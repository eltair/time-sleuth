==> flow/design.v <==
typedef struct packed {
    reg [7:0] id;
    reg [11:0] h_total;
    reg [11:0] h_active;
    reg [11:0] h_front_porch;
    reg [11:0] h_sync;
    reg [11:0] h_back_porch;
    reg h_sync_pol;
    reg [11:0] v_active;
    reg [11:0] v_front_porch;
    reg [11:0] v_sync;
    reg [11:0] v_total_1;
    reg [11:0] v_back_porch_1;
    reg [11:0] v_pxl_offset_1;
    reg [11:0] v_total_2;
    reg [11:0] v_back_porch_2;
    reg [11:0] v_pxl_offset_2;
    reg v_sync_pol;
    reg [11:0] h_field_start;
    reg [11:0] h_field_end;
    reg [11:0] v_field1_start;
    reg [11:0] v_field1_end;
    reg [11:0] v_field2_start;
    reg [11:0] v_field2_end;
    reg [11:0] v_field3_start;
    reg [11:0] v_field3_end;
    reg [3:0] h_res_divider;
    reg [3:0] v_res_divider;
    reg [11:0] h_res_start;
    reg [3:0] h_lag_divider;
    reg [3:0] v_lag_divider;
    reg [11:0] h_lag_start;
    reg [11:0] v_lag_start;
} VideoMode;
module timingsgen(
    input clock,
    input VideoMode videoMode,
    output reg [11:0] counterX,
    output reg [11:0] counterY,
    output reg [11:0] visible_counterX,
    output reg [11:0] visible_counterY,
    output reg hsync,
    output reg vsync,
    output reg de,
    output reg state
);
    always @(posedge clock) begin
        if (counterX < videoMode.h_total - 1) begin
            counterX <= counterX + 1'b1;
        end else begin
            counterX <= 0;
            if (counterY < (state ? videoMode.v_total_2 : videoMode.v_total_1) - 1) begin
                counterY <= counterY + 1'b1;
            end else begin
                counterY <= 0;
                state <= ~state;
            end
        end
    end 
    always @(posedge clock) begin
        visible_counterX <= counterX + 1'b1   - (videoMode.h_sync + videoMode.h_back_porch);
        visible_counterY <= counterY - (videoMode.v_sync + (state ? videoMode.v_back_porch_2 : videoMode.v_back_porch_1));
    end
    always @(posedge clock) begin
        if (counterX < videoMode.h_sync) begin
            hsync <= videoMode.h_sync_pol;
        end else begin
            hsync <= ~videoMode.h_sync_pol;
        end
    end
    always @(posedge clock) begin
        if (counterY <= videoMode.v_sync) begin
            if (counterY == 0 && counterX < (state ? videoMode.v_pxl_offset_2 : videoMode.v_pxl_offset_1)
             || counterY == videoMode.v_sync && counterX >= (state ? videoMode.v_pxl_offset_2 : videoMode.v_pxl_offset_1)) begin
                vsync <= ~videoMode.v_sync_pol;
            end else begin
                vsync <= videoMode.v_sync_pol;
            end
        end else begin
            vsync <= ~videoMode.v_sync_pol;
        end
    end
    always @(posedge clock) begin
        if (counterX >= videoMode.h_sync + videoMode.h_back_porch
         && counterY >= videoMode.v_sync + (state ? videoMode.v_back_porch_2 : videoMode.v_back_porch_1)
         && counterX < videoMode.h_sync + videoMode.h_back_porch + videoMode.h_active
         && counterY < videoMode.v_sync + (state ? videoMode.v_back_porch_2 : videoMode.v_back_porch_1) + videoMode.v_active)
        begin
            de <= 1'b1;
        end else begin
            de <= 0;
        end
    end
endmodule
# From RTL to reports: timingsgen
# Tool output for the design above, in the order of the flow.
# Lines are those of the file above, counted from 1.
setup:
  design: "timingsgen"
  clk_port: "clock"
  library: "sky130hd"
  corner: "tt_025C_1v80"

# Word-level counts
# Yosys after proc, flatten, opt, wreduce and memory -nomap, before mapping. Enables and synchronous resets that opt folds into registers are not counted as muxes. Memory bits, and registers merged into a memory's read port (data or address), are not among the register bits. Print and check cells are not counted. Equal cells are merged and count once.
op_classes:
  n_shift: 0
  bitwise: 5
  n_addsub: 10
  n_cmp: 10
  n_reduce_logical: 8
  multipliers: 0
  mux: 7
  n_div: 0
  n_eq: 1
ops:
  columns: ["op", "n"]
  rows:
  - ["12-bit by 32-bit less-than comparator with 1-bit output", 2]
  - ["12-bit adder", 4]
  - ["12-bit less-than comparator", 4]
  - ["12-bit >= comparator", 3]
  - ["12-bit two-way mux", 3]
  - ["12-bit by 1-bit subtractor with 13-bit output with constant B", 2]
  - ["12-bit by 1-bit adder with 12-bit output with constant B", 2]
  - ["12-bit subtractor", 2]
  - ["12-bit less-or-equal comparator", 1]
  - ["12-bit == test", 1]
  - ["12-bit zero test", 1]
  - ["1-bit logical AND", 5]
  - ["1-bit inverter", 5]
  - ["1-bit two-way mux", 4]
  - ["2-bit AND reduction", 1]
  - ["1-bit logical OR", 1]
bits:
  elab_cells: 49
  ram_bits: 0
  clocked_rd_ports_x_width: 0
  out_inout_bits: 52
  memories: 0
  latchBits: 0
  rom_bits: 0
  ff_bits: 52

# Depth
# Depth = most cells in a row (Yosys ltp): at word level without a register or memory, in the mapped netlist without a sequential cell, where the memories' decode and read muxes count.
logic_depth:
  depth_word: 7
  ABC_AREA: 0
  ltp_mapped: 24
  mapped_depth_nobuf: 21

# Netlist
# Yosys stat after the flow's synthesis: flattened, memories mapped to cells. It holds for the ABC_AREA given above (unset counts as 0); a run with the other value may have another netlist.
types:
  columns: ["type", "n", "type_area_um2"]
  rows:
  - ["sky130_fd_sc_hd__ha_1", 167, 2.09E+03]
  - ["sky130_fd_sc_hd__dfxtp_1", 39, 780.749]
  - ["sky130_fd_sc_hd__xnor2_1", 53, 464.195]
  - ["sky130_fd_sc_hd__xor2_1", 50, 437.92]
  - ["sky130_fd_sc_hd__edfxtp_1", 13, 390.374]
  - ["sky130_fd_sc_hd__a21o_1", 38, 285.274]
  - ["sky130_fd_sc_hd__a21oi_1", 53, 265.254]
  - ["sky130_fd_sc_hd__inv_1", 68, 255.245]
  - ["sky130_fd_sc_hd__nor2_1", 62, 232.723]
  - ["sky130_fd_sc_hd__mux2i_1", 21, 210.202]
  - ["sky130_fd_sc_hd__o21ai_0", 38, 190.182]
  - ["sky130_fd_sc_hd__nor2b_1", 24, 150.144]
  - ["sky130_fd_sc_hd__mux2_2", 12, 135.13]
  - ["sky130_fd_sc_hd__nand2_1", 35, 131.376]
  - ["sky130_fd_sc_hd__fa_1", 6, 120.115]
  - ["sky130_fd_sc_hd__nor3_1", 23, 115.11]
  - ["sky130_fd_sc_hd__nand4_1", 18, 112.608]
  - ["sky130_fd_sc_hd__nand3_1", 19, 95.091]
# Other cell types: 55; their cells: 162.
synth_totals:
  stdcells: 901
  ffs: 52
  seqArea_um2: 1171.1
  area_um2: 7776.2

# Timing after synthesis
# Source: OpenSTA report_checks on the synthesized netlist (no wires, ideal clock, input and output delay 20% of the period each), path of least setup slack; recovery checks are left aside. Register names are those of the netlist, which keeps one name where synthesis merged equal registers.
synth_path:
  path_kind: "input -> register"
  from: "in videoMode"
  to: "reg de"
  driving_pins: 19
  clock_period_ns: 5.41
  slack_ns: 0.230
  arrival_ns: 5.088
  launch_ns: 1.082
  path_delay_ns: 4.098
  synth_period_reached_ns: 5.18
# "path_delay_ns" = arrival - input delay + setup time.
# "driving_pins" counts driving pins, that of a launching flip-flop among them; a cell with two outputs on the path counts twice.
# "synth_period_reached_ns" = period - worst setup slack (recovery checks aside). The figure is calculated, with input and output delays left at 20% of the set period.
# Where an end lacks its bit number, it is one bit of the signal, or one of the new flip-flops if synthesis recoded a state register.
# Between the ends stands the longest chain of elaborated cells between them, by number of cells; it is not shown to be the way that was timed. Of several equally long chains one is given.
# A line is the first line of the expression or statement that the cell stems from. Yosys adds cells for indexed reads and writes and turns some case tables into memories.
synth_via:
  path_cell_list: "sky130_fd_sc_hd__ha_1 > sky130_fd_sc_hd__fa_1 > sky130_fd_sc_hd__a21o_1 > sky130_fd_sc_hd__a21oi_1 > sky130_fd_sc_hd__o211ai_1 > sky130_fd_sc_hd__a31o_2 > sky130_fd_sc_hd__a21o_1 > sky130_fd_sc_hd__xor2_1 > sky130_fd_sc_hd__ha_1 > sky130_fd_sc_hd__inv_1 > sky130_fd_sc_hd__or4_1 > sky130_fd_sc_hd__o311ai_0 > sky130_fd_sc_hd__a311oi_1 > sky130_fd_sc_hd__ha_1 > sky130_fd_sc_hd__a21o_1 > sky130_fd_sc_hd__a2111oi_0 > sky130_fd_sc_hd__o211a_1 > sky130_fd_sc_hd__o31ai_1 > sky130_fd_sc_hd__nor4_1"
  elab_chain_cells: 6
synth_lines:
  columns: ["item", "line_no", "text"]
  rows:
  - ["start: declaration", 37, "input VideoMode videoMode,"]
  - ["12-bit adder (2 in a row)", 86, "&& counterX < videoMode.h_sync + videoMode.h_back_porch + videoMode.h_active"]
  - ["12-bit less-than comparator", 86, null]
  - ["1-bit logical AND (2 in a row)", 84, "if (counterX >= videoMode.h_sync + videoMode.h_back_porch"]
  - ["1-bit two-way mux", 84, null]
  - ["end: assignment", 89, "de <= 1'b1;"]
  - ["end: assignment", 91, "de <= 0;"]
  - ["end: declaration", 44, "output reg de,"]

Add stored flow runs of timingsgen

Below are 2 stored runs of the flow (Yosys, OpenROAD; platform sky130hd) on timingsgen, each with its settings, unordered. Constraints: input delay and output delay 20% of the set period each, output load 0.01 pF.

--- run 1 ---
==> flow/run.sh <==
#!/bin/bash
# the make line also repeats the synthesis and layout settings of config.mk as NAME=value (left out here)
make -C /OpenROAD-flow-scripts/flow DESIGN_CONFIG=/design/flow/config.mk WORK_HOME=/design/flow/orfs CLKGATE_MAP_FILE= finish
==> flow/config.mk <==
export PLATFORM = sky130hd
export DESIGN_NAME = timingsgen
export DESIGN_NICKNAME = timingsgen
export VERILOG_FILES = /design/flow/design.v
export SDC_FILE = /design/flow/constraint.sdc
export NUM_CORES = 4
export LEC_CHECK = 0
export ABC_AREA = 0
export CAP_MARGIN = 20
export CORE_MARGIN = 2
export CORE_UTILIZATION = 55
export GPL_ROUTABILITY_DRIVEN = 0
export MIN_ROUTING_LAYER = met1
export PLACE_DENSITY = 0.38
export SETUP_SLACK_MARGIN = 0.72
export SLEW_MARGIN = 10
export TNS_END_PERCENT = 40
==> flow/constraint.sdc <==
create_clock -name core_clock -period 3.66 [get_ports {clock}]
set_input_delay 0.7320 -clock core_clock [delete_from_list [all_inputs] [get_ports {clock}]]
set_output_delay 0.7320 -clock core_clock [all_outputs]
set_load 0.01 [all_outputs]

==> results, as YAML <==
outcome: "not finished: routing ended with error GRT-0232"

--- run 2 ---
==> flow/run.sh <==
#!/bin/bash
# the make line also repeats the synthesis and layout settings of config.mk as NAME=value (left out here)
make -C /OpenROAD-flow-scripts/flow DESIGN_CONFIG=/design/flow/config.mk WORK_HOME=/design/flow/orfs CLKGATE_MAP_FILE= finish
==> flow/config.mk <==
export PLATFORM = sky130hd
export DESIGN_NAME = timingsgen
export DESIGN_NICKNAME = timingsgen
export VERILOG_FILES = /design/flow/design.v
export SDC_FILE = /design/flow/constraint.sdc
export NUM_CORES = 4
export LEC_CHECK = 0
export CAP_MARGIN = 20
export CELL_PAD_IN_SITES_GLOBAL_PLACEMENT = 3
export CORE_MARGIN = 3
export CORE_UTILIZATION = 59
export CTS_CLUSTER_SIZE = 98
export GPL_ROUTABILITY_DRIVEN = 1
export HOLD_SLACK_MARGIN = 0.09
export MAX_ROUTING_LAYER = met4
export MIN_ROUTING_LAYER = met2
export PLACE_DENSITY = 0.44
export SETUP_SLACK_MARGIN = 0.84
export SLEW_MARGIN = 0
==> flow/constraint.sdc <==
create_clock -name core_clock -period 5.91 [get_ports {clock}]
set_input_delay 1.1820 -clock core_clock [delete_from_list [all_inputs] [get_ports {clock}]]
set_output_delay 1.1820 -clock core_clock [all_outputs]
set_load 0.01 [all_outputs]

==> results, as YAML <==
outcome: "not finished: placement ended with error GPL-0301"
