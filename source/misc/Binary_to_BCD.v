==> flow/design.v <==
typedef struct packed {
    reg [7:0] id;
    reg [11:0] h_total;
    reg [11:0] h_active;
    reg [11:0] h_front_porch;
    reg [11:0] h_sync;
    reg [11:0] h_back_porch;
    reg h_sync_pol;
    reg [11:0] v_active;
    reg [11:0] v_front_porch;
    reg [11:0] v_sync;
    reg [11:0] v_total_1;
    reg [11:0] v_back_porch_1;
    reg [11:0] v_pxl_offset_1;
    reg [11:0] v_total_2;
    reg [11:0] v_back_porch_2;
    reg [11:0] v_pxl_offset_2;
    reg v_sync_pol;
    reg [11:0] h_field_start;
    reg [11:0] h_field_end;
    reg [11:0] v_field1_start;
    reg [11:0] v_field1_end;
    reg [11:0] v_field2_start;
    reg [11:0] v_field2_end;
    reg [11:0] v_field3_start;
    reg [11:0] v_field3_end;
    reg [3:0] h_res_divider;
    reg [3:0] v_res_divider;
    reg [11:0] h_res_start;
    reg [3:0] h_lag_divider;
    reg [3:0] v_lag_divider;
    reg [11:0] h_lag_start;
    reg [11:0] v_lag_start;
} VideoMode;
module Binary_to_BCD(
   input                         i_Clock,
   input [INPUT_WIDTH-1:0]       i_Binary,
   input                         i_Start,
   output [DECIMAL_DIGITS*4-1:0] o_BCD,
   output                        o_DV
);
    parameter INPUT_WIDTH = 16;
    parameter DECIMAL_DIGITS = 4;
  parameter s_IDLE              = 3'b000;
  parameter s_SHIFT             = 3'b001;
  parameter s_CHECK_SHIFT_INDEX = 3'b010;
  parameter s_ADD               = 3'b011;
  parameter s_CHECK_DIGIT_INDEX = 3'b100;
  parameter s_BCD_DONE          = 3'b101;
  reg [2:0] r_SM_Main = s_IDLE;
  reg [DECIMAL_DIGITS*4-1:0] r_BCD = 0;
  reg [INPUT_WIDTH-1:0]      r_Binary = 0;
  reg [DECIMAL_DIGITS-1:0]   r_Digit_Index = 0;
  reg [7:0]                  r_Loop_Count = 0;
  wire [3:0]                 w_BCD_Digit;
  reg                        r_DV = 1'b0;                       
  always @(posedge i_Clock)
    begin
      case (r_SM_Main) 
        s_IDLE :
          begin
            r_DV <= 1'b0;
            if (i_Start == 1'b1)
              begin
                r_Binary  <= i_Binary;
                r_SM_Main <= s_SHIFT;
                r_BCD     <= 0;
              end
            else
              r_SM_Main <= s_IDLE;
          end
        s_SHIFT :
          begin
            r_BCD     <= r_BCD << 1;
            r_BCD[0]  <= r_Binary[INPUT_WIDTH-1];
            r_Binary  <= r_Binary << 1;
            r_SM_Main <= s_CHECK_SHIFT_INDEX;
          end          
        s_CHECK_SHIFT_INDEX :
          begin
            if (r_Loop_Count == INPUT_WIDTH-1)
              begin
                r_Loop_Count <= 0;
                r_SM_Main    <= s_BCD_DONE;
              end
            else
              begin
                r_Loop_Count <= r_Loop_Count + 1'b1;
                r_SM_Main    <= s_ADD;
              end
          end
        s_ADD :
          begin
            if (w_BCD_Digit > 4)
              begin                                     
                r_BCD[(r_Digit_Index*4)+:4] <= w_BCD_Digit + 2'd3;  
              end
            r_SM_Main <= s_CHECK_DIGIT_INDEX; 
          end       
        s_CHECK_DIGIT_INDEX :
          begin
            if (r_Digit_Index == DECIMAL_DIGITS-1)
              begin
                r_Digit_Index <= 0;
                r_SM_Main     <= s_SHIFT;
              end
            else
              begin
                r_Digit_Index <= r_Digit_Index + 1'b1;
                r_SM_Main     <= s_ADD;
              end
          end
        s_BCD_DONE :
          begin
            r_DV      <= 1'b1;
            r_SM_Main <= s_IDLE;
          end
        default :
          r_SM_Main <= s_IDLE;
      endcase
    end  
  assign w_BCD_Digit = r_BCD[r_Digit_Index*4 +: 4];
  assign o_BCD = r_BCD;
  assign o_DV  = r_DV;
endmodule  
* Step by step through the tools: Binary_to_BCD
The steps from the RTL of Binary_to_BCD to its reports follow in flow order. Lines are those of the file above, counted from 1. Cell names lack the library's common part. The mark n/a stands for no value.
Design: design top Binary_to_BCD, clock port i_Clock, standard-cell library sky130hd, corner tt_025C_1v80

* Word level
Source: Yosys, flattened and elaborated, memories not mapped. Widths are those after wreduce. Registers that Yosys merges into a memory's read port (data or address) are not register bits. Print and check cells do not count. Equal cells are merged and count once.
Storage and ports: bits in registers 48, input port bits 18, word-level cells 43
Cells by class: $add $sub $neg 4, $lt $le $gt $ge 1, eq/ne operators 9, shifts and indexed selects 3, mux-type cells 11, bitwise operators 3, reductions and logical operators 6
Operators with widths (count):
- 16-bit two-way mux | 3
- 15-bit case mux with 3-bit select | 1
- 4-bit by 33-bit variable shift with 16-bit output | 1
- 4-bit by 33-bit variable shift with 16-bit output (first input constant) | 1
- 6-bit negator with 33-bit output | 1
- 16-bit case mux with 2-bit select | 1
- 16-bit bitwise AND | 1
- 16-bit bitwise OR | 1
- 16-bit by 7-bit indexed select with 4-bit output | 1
- 16-bit NOT | 1
- 3-bit case mux with 5-bit select | 1
- 8-bit by 1-bit adder with 8-bit output (second input constant) | 1
- 8-bit by 4-bit equality test with 1-bit output (second input constant) | 1
- 3-bit by 2-bit equality test with 1-bit output (second input constant) | 2
- 3-bit equality test (second input constant) | 2
- 2-bit != test (second input constant) | 2
- 2-bit nonzero test | 2
- 4-bit by 1-bit adder with 4-bit output (second input constant) | 1
- 4-bit by 2-bit adder with 4-bit output (second input constant) | 1
- 4-bit by 2-bit equality test with 1-bit output (second input constant) | 1
- 4-bit by 3-bit greater-than comparator with 1-bit output (second input constant) | 1
- 3-bit by 1-bit equality test with 1-bit output (second input constant) | 1
- 3-bit zero test | 1
- 3-bit AND reduction | 1
- 3-bit nonzero test | 1
- 1-bit case mux with 3-bit select | 1
- 3-bit two-way mux | 1
- 2-bit AND reduction | 1
Other operator kinds: 3; their cells: 3.

* Longest topological paths
Depth = most cells in a row (Yosys ltp): at word level without a register or memory, in the mapped netlist without a sequential cell, where the memories' decode and read muxes count.
Depth: depth in word-level cells 7, ABC_AREA 1, gate-level depth with buffers 13

* After synthesis
Yosys stat after the flow's synthesis: flattened, memories mapped to cells. It holds for the ABC_AREA given above (unset counts as 0); a run with the other value may have another netlist.
Cell types:
- edfxtp_1 | count 45, total area 1.35E+03 sq um
- nand2_1 | count 134, total area 502.982 sq um
- inv_1 | count 32, total area 120.115 sq um
- nand3_1 | count 24, total area 120.115 sq um
- nor2_1 | count 29, total area 108.854 sq um
- ha_1 | count 6, total area 75.072 sq um
- dfxtp_1 | count 3, total area 60.058 sq um
- nor2_4 | count 5, total area 56.304 sq um
- inv_2 | count 8, total area 30.029 sq um
- o21ai_1 | count 6, total area 30.029 sq um
- xor2_1 | count 3, total area 26.275 sq um
- nand2_2 | count 4, total area 25.024 sq um
- nand2_4 | count 2, total area 22.522 sq um
- nand4_4 | count 1, total area 21.27 sq um
- buf_2 | count 4, total area 20.019 sq um
- nand3_2 | count 2, total area 20.019 sq um
- nor2_8 | count 1, total area 20.019 sq um
- nor3_2 | count 2, total area 20.019 sq um
Other cell types: 13; their cells: 23.
Synthesis totals: cells in the netlist 334, synthesis area 2778.9 sq um, mapped flip-flops 48

* Timing after synthesis
Path of least setup slack by OpenSTA after synthesis, without wires, with an ideal clock, recovery checks aside; 20% of the period is set as input and as output delay. Where synthesis merged equal registers, the netlist keeps one of their names.
Path after synthesis: path kind register to register, start point register r_Digit_Index[0], end point register r_BCD[0], period 3170 ps, library setup time 373 ps, time at the first pin 0 ps, arrival 1699 ps, slack 1098 ps, delay of the path 2072 ps, stages on the path 9, buffers on the path 1, synthesis period reached 2072 ps
"delay of the path" is the arrival time less input delay plus setup time. "stages on the path" counts driving pins, that of a launching flip-flop among them; a cell with two outputs on the path counts twice. "synthesis period reached" is the clock period less the worst setup slack; recovery checks do not enter. This is arithmetic on one report: input and output delays are still those of the set period (20% each). Between the ends stands the longest chain of elaborated cells between them, by number of cells; it is not shown to be the way that was timed. Of several equally long chains one is given. A line is the first line of the expression or statement that the cell stems from. Yosys adds cells for indexed reads and writes and turns some case tables into memories. A register here has more assigning lines than the two given. Lines with a computed index may be missing from the assigning lines. Only ways into the end's enable, where the timed path ends, are counted here.
Between the ends, after synthesis: cells stage by stage edfxtp_1 > inv_2 > buf_4 > nand2_1 > nand3_1 > nand3_1 > ha_1 > o21ai_1 > o21a_1, length of the longest elaborated chain 4, elaborated cells between the ends (all ways) 4, those cells by class 1 x compare; 1 x eq/ne; 1 x shift; 1 x reduce/logical
RTL lines, path after synthesis:
- start: declaration | RTL line 53 | reg [DECIMAL_DIGITS-1:0]   r_Digit_Index = 0;
- start: assignment | RTL line 104 | r_Digit_Index <= 0;
- start: assignment | RTL line 109 | r_Digit_Index <= r_Digit_Index + 1'b1;
- 16-bit by 7-bit indexed select with 4-bit output | RTL line 122 | assign w_BCD_Digit = r_BCD[r_Digit_Index*4 +: 4];
- 4-bit by 3-bit greater-than comparator with 1-bit output | RTL line 94 | if (w_BCD_Digit > 4)
- 2-bit != test
- 3-bit AND reduction
- end: assignment | RTL line 74 | r_BCD     <= r_BCD << 1;
- end: assignment | RTL line 75 | r_BCD[0]  <= r_Binary[INPUT_WIDTH-1];
- end: declaration | RTL line 51 | reg [DECIMAL_DIGITS*4-1:0] r_BCD = 0;

* Timing after layout
From the final timing report of entry A: the path of least setup slack in the routed layout; clock arrival at registers is part of the times. The path's times are printed in steps of 10 ps; the period is the one set.
Path post-layout: path kind register to register, start point register r_Digit_Index[1], end point register r_BCD[5], period 2130 ps, library setup time 230 ps, time at the first pin 300 ps, arrival 2000 ps, slack 200 ps, stages on the path 11, buffers on the path 0
Between the ends stands the longest chain of elaborated cells between them, by number of cells; it is not shown to be the way that was timed. Of several equally long chains one is given. Lines with a computed index may be missing from the assigning lines. The path ends at the data pin of a flip-flop with enable; ways to the enable are not counted.
Between the ends, post-layout: cells stage by stage edfxtp_1 > nor2_4 > nand2_4 > ha_4 > nand4_4 > nor2_4 > nand2_2 > nand2_1 > nand2_1 > nand2_1 > nand2_1, length of the longest elaborated chain 7, elaborated cells between the ends (all ways) 11, those cells by class 2 x add/sub; 1 x compare; 3 x shift; 2 x mux; 3 x logic
RTL lines, path post-layout:
- start: declaration | RTL line 53 | reg [DECIMAL_DIGITS-1:0]   r_Digit_Index = 0;
- start: assignment | RTL line 104 | r_Digit_Index <= 0;
- start: assignment | RTL line 109 | r_Digit_Index <= r_Digit_Index + 1'b1;
- 6-bit negator with 33-bit output | RTL line 96 | r_BCD[(r_Digit_Index*4)+:4] <= w_BCD_Digit + 2'd3;
- 4-bit by 33-bit variable shift with 16-bit output | RTL line 96
- 16-bit NOT | RTL line 96
- 16-bit bitwise AND | RTL line 96
- 16-bit bitwise OR | RTL line 96
- 16-bit two-way mux | RTL line 94 | if (w_BCD_Digit > 4)
- 15-bit case mux with 3-bit select | RTL line 59 | case (r_SM_Main)
- end: assignment | RTL line 67 | r_BCD     <= 0;
- end: assignment | RTL line 74 | r_BCD     <= r_BCD << 1;
- end: declaration | RTL line 51 | reg [DECIMAL_DIGITS*4-1:0] r_BCD = 0;

## Implementation results

Record of 2 stored runs of the RTL-to-layout flow on Binary_to_BCD, platform sky130hd. The runs are unordered. Constraints: input delay and output delay 20% of the set period each, output load 0.01 pF.
"achieved period": clock period set for the run, less the worst setup slack. It is reckoned from that one timing run; input and output delays stay at 20% of the period that was set.
"critical setup path time" means the part of the period allowed to the worst setup path (the constraints hold back 20% at inputs and 20% at outputs) less its slack; where the path has registers, the arrival times of their clocks count too.
"critical setup path time" is given in steps of 10 ps.

* Entry A | settings: period_ns 2.13; CORE_UTILIZATION 44; SETUP_SLACK_MARGIN 0.52; PLACE_DENSITY_LB_ADDON 0.18; CELL_PAD_IN_SITES_GLOBAL_PLACEMENT 1; CELL_PAD_IN_SITES_DETAIL_PLACEMENT 0; ABC_AREA 1; CTS_CLUSTER_SIZE 72; SLEW_MARGIN 15; MAX_ROUTING_LAYER met5; CAP_MARGIN 20; CORE_MARGIN 2 | results: mapped cell area after synthesis 2,778.9 sq um; full die area 6,967.2 sq um; standard-cell area of the final layout 3,808.7 sq um; post-layout utilization 0.632; setup slack of the critical path 195 ps; worst-case hold slack 535 ps; achieved period 1,935 ps; critical setup path time 1,930 ps; worst path kind register to register
* Entry B | settings: period_ns 4.46; CAP_MARGIN 20; CORE_MARGIN 2; CORE_UTILIZATION 40; SLEW_MARGIN 20 | results: mapped cell area after synthesis 2,592.5 sq um; full die area 7,141.1 sq um; standard-cell area of the final layout 3,121.7 sq um; post-layout utilization 0.494; setup slack of the critical path 2,007 ps; worst-case hold slack 551 ps; achieved period 2,453 ps; critical setup path time 2,450 ps; worst path kind register to register
