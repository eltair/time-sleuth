==> flow/design.v <==
typedef struct packed {
    reg [7:0] id;
    reg [11:0] h_total;
    reg [11:0] h_active;
    reg [11:0] h_front_porch;
    reg [11:0] h_sync;
    reg [11:0] h_back_porch;
    reg h_sync_pol;
    reg [11:0] v_active;
    reg [11:0] v_front_porch;
    reg [11:0] v_sync;
    reg [11:0] v_total_1;
    reg [11:0] v_back_porch_1;
    reg [11:0] v_pxl_offset_1;
    reg [11:0] v_total_2;
    reg [11:0] v_back_porch_2;
    reg [11:0] v_pxl_offset_2;
    reg v_sync_pol;
    reg [11:0] h_field_start;
    reg [11:0] h_field_end;
    reg [11:0] v_field1_start;
    reg [11:0] v_field1_end;
    reg [11:0] v_field2_start;
    reg [11:0] v_field2_end;
    reg [11:0] v_field3_start;
    reg [11:0] v_field3_end;
    reg [3:0] h_res_divider;
    reg [3:0] v_res_divider;
    reg [11:0] h_res_start;
    reg [3:0] h_lag_divider;
    reg [3:0] v_lag_divider;
    reg [11:0] h_lag_start;
    reg [11:0] v_lag_start;
} VideoMode;
module bcdcounter(
    input trigger,
    input reset,
    output [23:0] bcdcount
);
    reg [3:0] first;
    reg [3:0] second;
    reg [3:0] third;
    reg [3:0] fourth;
    reg [3:0] fifth;
    reg [3:0] sixth;
    always @(posedge trigger or posedge reset) begin
        if (reset) begin
            first <= 0;
            second <= 0;
            third <= 0;
            fourth <= 0;
            fifth <= 0;
            sixth <= 0;
        end else if (first == 4'd9) begin  
            first <= 0;
            if (second == 4'd9) begin  
                second <= 0;
                if (third == 4'd9) begin  
                    third <= 0;
                    if (fourth == 4'd9) begin  
                        fourth <= 0;
                        if (fifth == 4'd9) begin  
                            fifth <= 0;
                            if (sixth == 4'd9) begin  
                                sixth <= 0;
                            end else begin
                                sixth <= sixth + 1'b1;
                            end
                        end else begin
                            fifth <= fifth + 1'b1;
                        end
                    end else begin
                        fourth <= fourth + 1'b1;
                    end
                end else begin
                    third <= third + 1'b1;
                end
            end else begin
                second <= second + 1'b1;
            end
        end else begin
            first <= first + 1'b1;
        end
    end
    assign bcdcount = { sixth, fifth, fourth, third, second, first };
endmodule
From RTL to reports: bcdcounter
The steps from the RTL of bcdcounter to its reports follow in flow order.
Line numbers count from 1 in the design file above.
Operators: Yosys type, input widths -> output width; for muxes data width and select width s.
{"block": "setup", "design": "bcdcounter", "clock_port": "trigger", "cell_library": "sky130hd", "pvt_corner": "tt_025C_1v80"}

After elaboration
Source: Yosys, flattened and elaborated, memories not mapped. Widths are those after wreduce. Registers that Yosys merges into a memory's read port (data or address) are not register bits. Print and check cells do not count. Equal cells are merged and count once.
{"block": "word_totals", "register_bits": 24, "latch_bits": 0, "mem_bits_rw": 0, "romBits": 0, "clocked_rd_ports_x_width": 0, "n_memories": 0, "output_inout_bits": 24}
{"block": "op_classes", "addsub": 6, "n_mul": 0, "n_div": 0, "n_cmp": 0, "n_eq": 6, "shift": 0, "mux": 6, "bitwise": 0, "n_reduce_logical": 4}
{"block": "op_table", "operator": "$add 4x1->4 const B", "n": 6}
{"block": "op_table", "operator": "$eq 4x4->1 const B", "n": 6}
{"block": "op_table", "operator": "$mux 4", "n": 6}
{"block": "op_table", "operator": "$reduce_and 5->1", "n": 1}
{"block": "op_table", "operator": "$reduce_and 4->1", "n": 1}
{"block": "op_table", "operator": "$reduce_and 3->1", "n": 1}
{"block": "op_table", "operator": "$reduce_and 2->1", "n": 1}

Logic depth
Depth = most cells in a row (Yosys ltp): at word level without a register or memory, in the mapped netlist without a sequential cell, where the memories' decode and read muxes count.
{"block": "logic_depth", "depth_word": 2, "ABC_AREA": 0, "mapped_depth": 6, "ltp_nobuf": 4}

After synthesis
Yosys stat after the flow's synthesis: flattened, memories mapped to cells. It holds for the ABC_AREA given above (unset counts as 0); a run with the other value may have another netlist.
Totals and module areas in this step are rounded.
{"block": "mapped", "cells": 116, "yosys_area_um2": 1230, "sequential_area_um2": 601, "ffs": 24}
{"block": "by_type", "cell": "sky130_fd_sc_hd__dfrtp_1", "n": 24, "type_area_um2": 600.576}
{"block": "by_type", "cell": "sky130_fd_sc_hd__xnor2_1", "n": 7, "type_area_um2": 61.309}
{"block": "by_type", "cell": "sky130_fd_sc_hd__nand2_1", "n": 11, "type_area_um2": 41.29}
{"block": "by_type", "cell": "sky130_fd_sc_hd__xor2_1", "n": 4, "type_area_um2": 35.034}
{"block": "by_type", "cell": "sky130_fd_sc_hd__inv_1", "n": 9, "type_area_um2": 33.782}
{"block": "by_type", "cell": "sky130_fd_sc_hd__nand2b_1", "n": 5, "type_area_um2": 31.28}
{"block": "by_type", "cell": "sky130_fd_sc_hd__a22o_1", "n": 3, "type_area_um2": 26.275}
{"block": "by_type", "cell": "sky130_fd_sc_hd__and4bb_2", "n": 2, "type_area_um2": 25.024}
{"block": "by_type", "cell": "sky130_fd_sc_hd__nand4_1", "n": 4, "type_area_um2": 25.024}
{"block": "by_type", "cell": "sky130_fd_sc_hd__o21ai_0", "n": 5, "type_area_um2": 25.024}
{"block": "by_type", "cell": "sky130_fd_sc_hd__buf_6", "n": 2, "type_area_um2": 22.522}
{"block": "by_type", "cell": "sky130_fd_sc_hd__mux2_2", "n": 2, "type_area_um2": 22.522}
{"block": "by_type", "cell": "sky130_fd_sc_hd__nand4_4", "n": 1, "type_area_um2": 21.27}
{"block": "by_type", "cell": "sky130_fd_sc_hd__a21oi_1", "n": 4, "type_area_um2": 20.019}
{"block": "by_type", "cell": "sky130_fd_sc_hd__mux2i_1", "n": 2, "type_area_um2": 20.019}
{"block": "by_type", "cell": "sky130_fd_sc_hd__nand3_1", "n": 4, "type_area_um2": 20.019}
{"block": "by_type", "cell": "sky130_fd_sc_hd__nor4bb_1", "n": 2, "type_area_um2": 20.019}
{"block": "by_type", "cell": "sky130_fd_sc_hd__a211o_1", "n": 2, "type_area_um2": 17.517}
Not listed: further types 17, cells in them 23.

Timing after synthesis
Source: OpenSTA report_checks on the synthesized netlist (no wires, ideal clock, input and output delay 20% of the period each), path of least setup slack; recovery checks are left aside. Register names are those of the netlist, which keeps one name where synthesis merged equal registers.
{"block": "synth_timing", "path_kind": "register -> register", "startpoint": "register first[2]", "endpoint": "register sixth[3]", "tclk_ps": 1750, "setup_time_ps": 126, "arrival_time_ps": 1643, "t_required_ps": 1624, "setup_slack_ps": -19, "path_delay_ps": 1769, "driving_pins": 7, "path_buffers": 2, "period_less_setup_slack_ps": 1769}
"path_delay_ps" = arrival - input delay + setup time.
"driving_pins": output pins that drive a net of the path, with the launching flip-flop's if there is one; two outputs of one cell count as two.
"period_less_setup_slack_ps" = period - worst setup slack (recovery checks aside). The figure is calculated, with input and output delays left at 20% of the set period.
The rows between start and end are the longest chain of elaborated cells between them; the timing report does not say that the signal goes this way. Where chains are equally long, one stands for them.
A line is the first line of the expression or statement that the cell stems from. Yosys adds cells for indexed reads and writes and turns some case tables into memories.
A register here has more assigning lines than the two given.
{"block": "synth_between", "path_cell_list": "sky130_fd_sc_hd__dfrtp_1 -> sky130_fd_sc_hd__and4bb_1 -> sky130_fd_sc_hd__buf_6 -> sky130_fd_sc_hd__nand4_4 -> sky130_fd_sc_hd__buf_6 -> sky130_fd_sc_hd__a211o_1 -> sky130_fd_sc_hd__a221o_1", "elab_chain_len": 2}
{"block": "synth_rtl", "element": "from (decl)", "line_no": 40, "source": "reg [3:0] first;"}
{"block": "synth_rtl", "element": "from (assign)", "line_no": 48, "source": "first <= 0;"}
{"block": "synth_rtl", "element": "from (assign)", "line_no": 82, "source": "first <= first + 1'b1;"}
{"block": "synth_rtl", "element": "$eq 4x4->1", "line_no": 54, "source": "end else if (first == 4'd9) begin"}
{"block": "synth_rtl", "element": "$reduce_and 5->1"}
{"block": "synth_rtl", "element": "to (assign)", "line_no": 53, "source": "sixth <= 0;"}
{"block": "synth_rtl", "element": "to (assign)", "line_no": 67, "source": "sixth <= sixth + 1'b1;"}
{"block": "synth_rtl", "element": "to (decl)", "line_no": 45, "source": "reg [3:0] sixth;"}

Timing after layout
Path of least setup slack in the final report of job 2 (OpenROAD, finished layout, wires in). Where an end is a register, its clock arrival counts in the times.
The path's times are printed in steps of 10 ps; the period is the one set.
{"block": "layout_timing", "path_kind": "register -> output", "startpoint": "register second[0]", "endpoint": "output bcdcount[4]", "tclk_ps": 2280, "arrival_time_ps": 1410, "t_required_ps": 1820, "setup_slack_ps": 420, "driving_pins": 2, "path_buffers": 1}
A register here has more assigning lines than the two given.
{"block": "layout_between", "path_cell_list": "sky130_fd_sc_hd__dfrtp_1 -> sky130_fd_sc_hd__clkdlybuf4s50_1", "elab_chain_len": 0}
{"block": "layout_rtl", "element": "from (decl)", "line_no": 41, "source": "reg [3:0] second;"}
{"block": "layout_rtl", "element": "from (assign)", "line_no": 49, "source": "second <= 0;"}
{"block": "layout_rtl", "element": "from (assign)", "line_no": 79, "source": "second <= second + 1'b1;"}
{"block": "layout_rtl", "element": "to (decl)", "line_no": 38, "source": "output [23:0] bcdcount"}

Subject: flow runs of bcdcounter

Hi,

bcdcounter through Yosys and OpenROAD on sky130hd: 2 stored runs, unordered, with their settings and measured results. The constraints put input and output delay at 20% of the set period each and load the outputs with 0.01 pF.
"achievedPeriod_ps" is the run's clock period less its worst setup slack. It is reckoned from that one timing run; input and output delays stay at 20% of the period that was set.
By "critical_path_time_ps" is meant the share of the clock period that the worst setup path is allowed (20% is reserved at inputs, 20% at outputs), minus its slack. Clock arrival times at its registers enter into it.
By "total_power_mw" is meant OpenSTA's value without simulated activity: inputs other than the clock are taken to toggle once in ten clock periods, and the tool carries that through the logic.
"critical_path_time_ps" is known to 10 ps.
The measured numbers are rounded.

{"run": "job 1", "settings": { "period_ns": 1.73, "CORE_UTILIZATION": 66, "PLACE_DENSITY_LB_ADDON": 0.23, "GPL_TIMING_DRIVEN": 0, "CTS_CLUSTER_SIZE": 69, "CTS_CLUSTER_DIAMETER": 231, "SLEW_MARGIN": 20, "CAP_MARGIN": 20, "CORE_MARGIN": 2 }, "outcome": "did not finish, routing stopped with DPL-0038"}
{"run": "job 2", "settings": { "period_ns": 2.28, "CAP_MARGIN": 20, "CORE_MARGIN": 2, "CORE_UTILIZATION": 40, "SLEW_MARGIN": 20 }, "results": { "post_synth_area_um2": 1230, "total_die_area_um2": 3550, "finalCellArea_um2": 1560, "final_util_frac": 0.518, "worstSetupSlack_ps": 419, "total_power_mw": 0.668, "achievedPeriod_ps": 1861, "critical_path_time_ps": 1410, "worstPathKind": "register -> output" }}

Regards
